==> flow/design.v <==
`timescale 1ns / 1ps
module cache_source(
clk,
rst,
PRead_request,
PWrite_request,
PRead_ready,
PWrite_done,
PWrite_data,
PRead_data,
PAddress,
MRead_request,
MWrite_request,
MRead_ready,
MWrite_done,
MWrite_data,
MRead_data,
MAddress
);
input clk;
input rst;
input PRead_request;
input PWrite_request;
input [7:0] PWrite_data;
input [7:0] PAddress;
output [7:0] PRead_data;
output PRead_ready;
output PWrite_done;
input MRead_ready;
input MWrite_done;
input [31:0] MRead_data;
output [7:0] MAddress;
output MRead_request;
output MWrite_request;
output [7:0] MWrite_data; 
reg [31:0] blocks[7:0];
reg [2:0] tags[7:0];
reg [7:0] invalid;
reg [1:0] state;
wire cache_hit;
reg data_out;
wire [2:0] p_tag = PAddress[7:5];
wire [2:0] p_block_select = PAddress[4:2];
wire [1:0] p_byte_in_block = PAddress[1:0];
   always@(posedge clk)
   begin
       if(rst)
       begin
          state <= 8'd0;
          invalid <= 8'hFF;
       end
          else
          begin
             case(state)
             8'd0:
             begin
                if (PRead_request & ~cache_hit)
                begin
                     state <= 8'd1;
                end
                else if(PRead_request & cache_hit)
                   begin
                      state <= 8'd2;
                   end
                else if(PWrite_request & ~cache_hit)
                   begin 
                     state <= 8'd3;
                   end
                else if(PWrite_request & cache_hit)
                     begin
                      state <= 8'd2;
                     end
            end
             8'd1:
             begin
                 if(MRead_ready)
                  begin
                    blocks[p_block_select] <= MRead_data;
                    tags[p_block_select]   <= p_tag;
                    invalid[p_block_select] <= 1'b0;
                    state <= 8'd2;
                   end
             end
             8'd2:
             begin
                 if((~PRead_request)& (~PWrite_request))
                   begin 
                      state <= 8'd0;
                   end
                 else if(PWrite_request)
                 begin
                   if (tags[p_block_select]==p_tag)
                   begin
                       if(p_byte_in_block == 2'd0) begin blocks[p_block_select][7:0]<= PWrite_data;end
                       if(p_byte_in_block == 2'd1) begin blocks[p_block_select][15:8]<= PWrite_data;end
                       if(p_byte_in_block == 2'd2) begin blocks[p_block_select][23:16]<= PWrite_data;end
                       if(p_byte_in_block == 2'd3) begin blocks[p_block_select][31:24]<= PWrite_data;end
                  end    
                 else if(PRead_request)
                   begin
                   if(tags[p_block_select] == p_tag)
                    state <= 8'd1;              
                   end
                 end
                else 
                if(invalid[p_block_select] == 1'b0)
                state <= 8'd0;
                end
                8'd3:
                  begin
                  if(MWrite_data)
                    begin
                    state<= 8'd0;
                    end
                   if(PWrite_request & ~cache_hit)
                   begin
                     blocks[p_block_select] <= MRead_data;
                    tags[p_block_select]   <= p_tag;
                    invalid[p_block_select] <= 1'b0;
                   end
                 end
             endcase
        end
   end
  assign cache_hit = ((tags[p_block_select] == p_tag) & ~invalid[p_block_select] ? 1'b1 : 1'b0);
  assign PRead_ready = PRead_request & (state == 8'd2);
  assign MRead_request = (state == 8'd1);
  assign MWrite_done = (PWrite_request & (state== 8'd2));
  assign MWrite_data = (p_byte_in_block==2'd0) ? blocks[p_block_select][7:0]:    
                                   (p_byte_in_block==2'd1) ? blocks [p_block_select][15:8]:  
                                    (p_byte_in_block==2'd2) ? blocks [p_block_select][23:16]: 
                                                              blocks [p_block_select][31:24];
  assign MAddress = {PAddress[7:2] , 2'b00};
  assign PRead_data = (p_byte_in_block == 2'd0) ? blocks[p_block_select][7:0]:
                      (p_byte_in_block == 2'd1) ? blocks[p_block_select][15:8]:
                      (p_byte_in_block == 2'd2) ? blocks[p_block_select][23:16]:
                                                  blocks[p_block_select][31:24];
endmodule
**Reports on cache_source**

The steps from the RTL of cache_source to its reports follow in flow order.
Lines are those of the file above, counted from 1.
Library cell names are shortened.
Not given: --

- Top: cache_source
- Clock port: clk
- Cell library: sky130hd
- Timing corner: tt_025C_1v80

**Word level**

Counts by Yosys on the flattened word-level netlist (proc, flatten, opt, wreduce; memories kept). Register bits leave out memories and registers merged into their read ports (data or address). Print and check cells are left out. Cells with the same type and inputs are merged into one.
Memory sizes are those after Yosys's memory passes, which may raise the word count (mostly to a power of two), join words into wider ones and drop unused or constant bits.

- Bitwise operators: 178
- Shifts and indexed selects: 3
- Reduce/logical cells: 10
- $add $sub $neg: 1
- Equality and inequality tests: 13
- Muxes and demuxes: 252

Operator list:

| kind | number |
|---|---|
| two-way mux 32 bit | 42 |
| parallel mux 32 bit (select 2 bit) | 6 |
| two-way mux 1 bit | 164 |
| OR 1 bit | 163 |
| two-way mux 24 bit | 4 |
| two-way mux 8 bit | 9 |
| two-way mux 16 bit | 4 |
| two-way mux 3 bit | 10 |
| two-way mux 2 bit | 9 |
| variable shift 1 x 4 -> 8 bit with constant A | 2 |
| parallel mux 8 bit (select 2 bit) | 1 |
| parallel mux 3 bit (select 2 bit) | 2 |
| OR reduction 3 bit | 3 |
| equality test 2 bit with constant B | 4 |
| variable part select 8 x 3 -> 1 bit | 1 |
| AND 8 bit | 1 |
| OR 8 bit | 1 |
| NOT 8 bit | 1 |
| nonzero test 8 bit | 1 |
| parallel mux 2 bit (select 4 bit) | 1 |
| AND 1 bit | 7 |
| != test 2 bit with constant B | 3 |
| != test 3 bit with constant B | 2 |
| AND reduction 6 bit | 1 |
| NOT 1 bit | 5 |
| != test 5 bit with constant B | 1 |
| equality test 2 x 1 -> 1 bit with constant B | 2 |
| zero test 2 bit | 2 |

Other operator kinds: 5; their cells: 5.

- Memories kept: 2
- Input bits: 54
- Register bits: 10
- RAM bits: 280
- Output and inout port bits: 28

Memory list:

| memory | words | width | rd ports | wr ports | RTL line | source |
|---|---|---|---|---|---|---|
| blocks | 8 | 32 | 1 | 1 | 36 | `reg [31:0] blocks[7:0];` |
| tags | 8 | 3 | 1 | 1 | 37 | `reg [2:0] tags[7:0];` |

**Logic depth**

Longest topological path by Yosys (ltp), each cell counted once; first at word level (registers and memories cut), then after technology mapping (sequential cells cut; the memories' decode and read muxes count).

- Depth in word-level cells: 12
- ABC_AREA: 0
- Depth in mapped cells: 11
- Gate-level depth less buffers: 7

**Mapped cells and area**

The flow's flattened synthesis, as Yosys stat reports it; memories are mapped. The netlist is that of the ABC_AREA named above (0 if unset); the other value can give another one.
The area totals of this step are shown rounded.

- Standard cells after synthesis: 807
- Chip area (Yosys): 13000 um^2
- Flip-flops: 292
- Area of sequential cells: 8600 um^2

Cells by type:

| type | number | total area (um^2) |
|---|---|---|
| edfxtp_1 | 280 | 8.41E+03 |
| mux2_2 | 58 | 653.126 |
| mux2i_1 | 28 | 280.269 |
| nor2_1 | 66 | 247.738 |
| buf_4 | 32 | 240.23 |
| dfxtp_1 | 12 | 240.23 |
| mux4_2 | 10 | 225.216 |
| mux2_1 | 18 | 202.694 |
| a221oi_1 | 20 | 175.168 |
| a22oi_1 | 21 | 157.651 |
| a21oi_1 | 29 | 145.139 |
| nand2_1 | 27 | 101.347 |
| nor3_1 | 17 | 85.082 |
| o21ai_0 | 16 | 80.077 |
| buf_6 | 7 | 78.826 |
| nor3_4 | 4 | 65.062 |
| a31oi_1 | 10 | 62.56 |
| and3_1 | 10 | 62.56 |

Other cell types: 60; their cells: 142.

**Timing after synthesis**

OpenSTA on the mapped netlist: ideal clock, no wires. The path of least setup slack (recovery checks aside). Input and output delay are each 20% of the period. Register names are those of the netlist, which keeps one name where synthesis merged equal registers.

- Kind: input-to-output
- Start: in PAddress[3]
- End: out PRead_data[1]
- Clock period: 4490 ps
- Slack: 814 ps
- External output delay: 898 ps
- Data arrival time: 2778 ps
- Delay of the path: 1880 ps
- Stages on the path: 9
- Input delay: 898 ps
- Synthesis period reached: 3676 ps

"delay of the path" is the arrival time less input delay plus setup time.
At an output port there is no setup time.
"stages on the path" counts driving pins, that of a launching flip-flop among them; a cell with two outputs on the path counts twice.
"synthesis period reached" is the clock period less the worst setup slack; recovery checks do not enter. This is arithmetic on one report: input and output delays are still those of the set period (20% each).
Between the ends stands the longest chain of elaborated cells between them, by number of cells; it is not shown to be the way that was timed. Of several equally long chains one is given.
A line is the first line of the expression or statement that the cell stems from. Yosys adds cells for indexed reads and writes and turns some case tables into memories.
The chain passes a memory read, where the word-level depth is cut; so it can be longer than that depth.

- Cells stage by stage: buf_4 > buf_4 > inv_1 > clkbuf_1 > a22oi_1 > o21ai_0 > a221oi_1 > nor4_1 > buf_4
- Length of the longest elaborated chain: 4
- Elaborated cells on any way between the ends: 4
- Classes of those cells: mux (3); memory (1)

RTL lines, path after synthesis:

| what | RTL line | source |
|---|---|---|
| from (decl) | 25 | `input [7:0] PAddress;` |
| memory (8 x 32 bit) | 36 | `reg [31:0] blocks[7:0];` |
| two-way mux 8 bit | 136 | `(p_byte_in_block == 2'd2) ? blocks[p_block_select][23:16]:` |
| two-way mux 8 bit | 135 | `(p_byte_in_block == 2'd1) ? blocks[p_block_select][15:8]:` |
| two-way mux 8 bit | 134 | `assign PRead_data = (p_byte_in_block == 2'd0) ? blocks[p_block_select][7:0]:` |
| to (decl) | 26 | `output [7:0] PRead_data;` |

**Path in the finished layout**

Path of least setup slack in the final report of run 1 (OpenROAD, finished layout, wires in). Where an end is a register, its clock arrival counts in the times.
The path's times are printed in steps of 10 ps; the period is the one set.

- Kind: input-to-output
- Start: in PAddress[4]
- End: out MWrite_data[0]
- Slack: -160 ps
- External output delay: 560 ps
- Input delay: 560 ps
- Clock period: 2780 ps
- Data arrival time: 2390 ps
- Stages on the path: 10

Between the ends stands the longest chain of elaborated cells between them, by number of cells; it is not shown to be the way that was timed. Of several equally long chains one is given.
The chain passes a memory read, where the word-level depth is cut; so it can be longer than that depth.

- Cells stage by stage: buf_16 > buf_12 > buf_12 > mux2_4 > a221o_1 > a221oi_2 > buf_4 > nor4_4 > buf_4 > buf_6
- Length of the longest elaborated chain: 4
- Elaborated cells on any way between the ends: 4
- Classes of those cells: mux (3); memory (1)

RTL lines, path after layout:

| what | RTL line | source |
|---|---|---|
| from (decl) | 25 | `input [7:0] PAddress;` |
| memory (8 x 32 bit) | 36 | `reg [31:0] blocks[7:0];` |
| two-way mux 8 bit | 131 | `(p_byte_in_block==2'd2) ? blocks [p_block_select][23:16]:` |
| two-way mux 8 bit | 130 | `(p_byte_in_block==2'd1) ? blocks [p_block_select][15:8]:` |
| two-way mux 8 bit | 129 | `assign MWrite_data = (p_byte_in_block==2'd0) ? blocks[p_block_select][7:0]:` |
| to (decl) | 35 | `output [7:0] MWrite_data;` |

==> results <==
Measured results for cache_source: 2 stored runs of the Yosys and OpenROAD flow on sky130hd. The settings differ; the order carries no meaning. The constraints put input and output delay at 20% of the set period each and load the outputs with 0.01 pF.
"period achieved": clock period set for the run, less the worst setup slack. It is reckoned from that one timing run; input and output delays stay at 20% of the period that was set.
"worst path time" is the time allowed to the run's worst setup path (the clock period less input and output delay, where it has them) less its slack. Clock arrival times count: a late capture clock shortens it, a late launch clock lengthens it.
"total power of the final layout" rests on the timing tool's default activity at the inputs, not on a simulated workload.
"worst path time" is known to 10 ps.
Measured values are rounded.

### Run 1

==> flow/run.sh <==
#!/bin/bash
# the make line also repeats the synthesis and layout settings of config.mk as NAME=value (left out here)
make -C /OpenROAD-flow-scripts/flow DESIGN_CONFIG=/design/flow/config.mk WORK_HOME=/design/flow/orfs CLKGATE_MAP_FILE= finish
==> flow/config.mk <==
export PLATFORM = sky130hd
export DESIGN_NAME = cache_source
export DESIGN_NICKNAME = cache_source
export VERILOG_FILES = /design/flow/design.v
export SDC_FILE = /design/flow/constraint.sdc
export NUM_CORES = 4
export LEC_CHECK = 0
export CAP_MARGIN = 25
export CELL_PAD_IN_SITES_GLOBAL_PLACEMENT = 0
export CORE_ASPECT_RATIO = 1.71
export CORE_MARGIN = 9
export CORE_UTILIZATION = 23
export CTS_CLUSTER_SIZE = 62
export GPL_ROUTABILITY_DRIVEN = 1
export PLACE_DENSITY = 0.65
export SETUP_SLACK_MARGIN = 0.8
export SLEW_MARGIN = 20
==> flow/constraint.sdc <==
create_clock -name core_clock -period 2.78 [get_ports {clk}]
set_input_delay 0.5560 -clock core_clock [delete_from_list [all_inputs] [get_ports {clk}]]
set_output_delay 0.5560 -clock core_clock [all_outputs]
set_load 0.01 [all_outputs]

Results of run 1:
- Worst hold slack after layout: 490 ps
- Total power of the final layout: 0.0098 W
- Setup slack of the worst path: -160 ps
- Standard-cell area after routing: 18000 um^2
- Summed negative setup slack: -1500 ps
- Chip area in the Yosys report: 13000 um^2
- Final design utilization: 0.33
- Area of the die: 64000 um^2
- Worst path time: 1830 ps
- Critical path type: input-to-output
- Period achieved: 2944 ps

### Run 2

==> flow/run.sh <==
#!/bin/bash
# the make line also repeats the synthesis and layout settings of config.mk as NAME=value (left out here)
make -C /OpenROAD-flow-scripts/flow DESIGN_CONFIG=/design/flow/config.mk WORK_HOME=/design/flow/orfs CLKGATE_MAP_FILE= finish
==> flow/config.mk <==
export PLATFORM = sky130hd
export DESIGN_NAME = cache_source
export DESIGN_NICKNAME = cache_source
export VERILOG_FILES = /design/flow/design.v
export SDC_FILE = /design/flow/constraint.sdc
export NUM_CORES = 4
export LEC_CHECK = 0
export CAP_MARGIN = 20
export CELL_PAD_IN_SITES_GLOBAL_PLACEMENT = 3
export CORE_ASPECT_RATIO = 0.57
export CORE_MARGIN = 6
export CORE_UTILIZATION = 62
export CTS_CLUSTER_SIZE = 40
export GPL_TIMING_DRIVEN = 1
export HOLD_SLACK_MARGIN = 0.3
export MIN_ROUTING_LAYER = met2
export PLACE_DENSITY_LB_ADDON = 0.03
export SLEW_MARGIN = 20
export TNS_END_PERCENT = 45
==> flow/constraint.sdc <==
create_clock -name core_clock -period 4.11 [get_ports {clk}]
set_input_delay 0.8220 -clock core_clock [delete_from_list [all_inputs] [get_ports {clk}]]
set_output_delay 0.8220 -clock core_clock [all_outputs]
set_load 0.01 [all_outputs]

Outcome of run 2: did not finish, placement stopped with FLW-0024
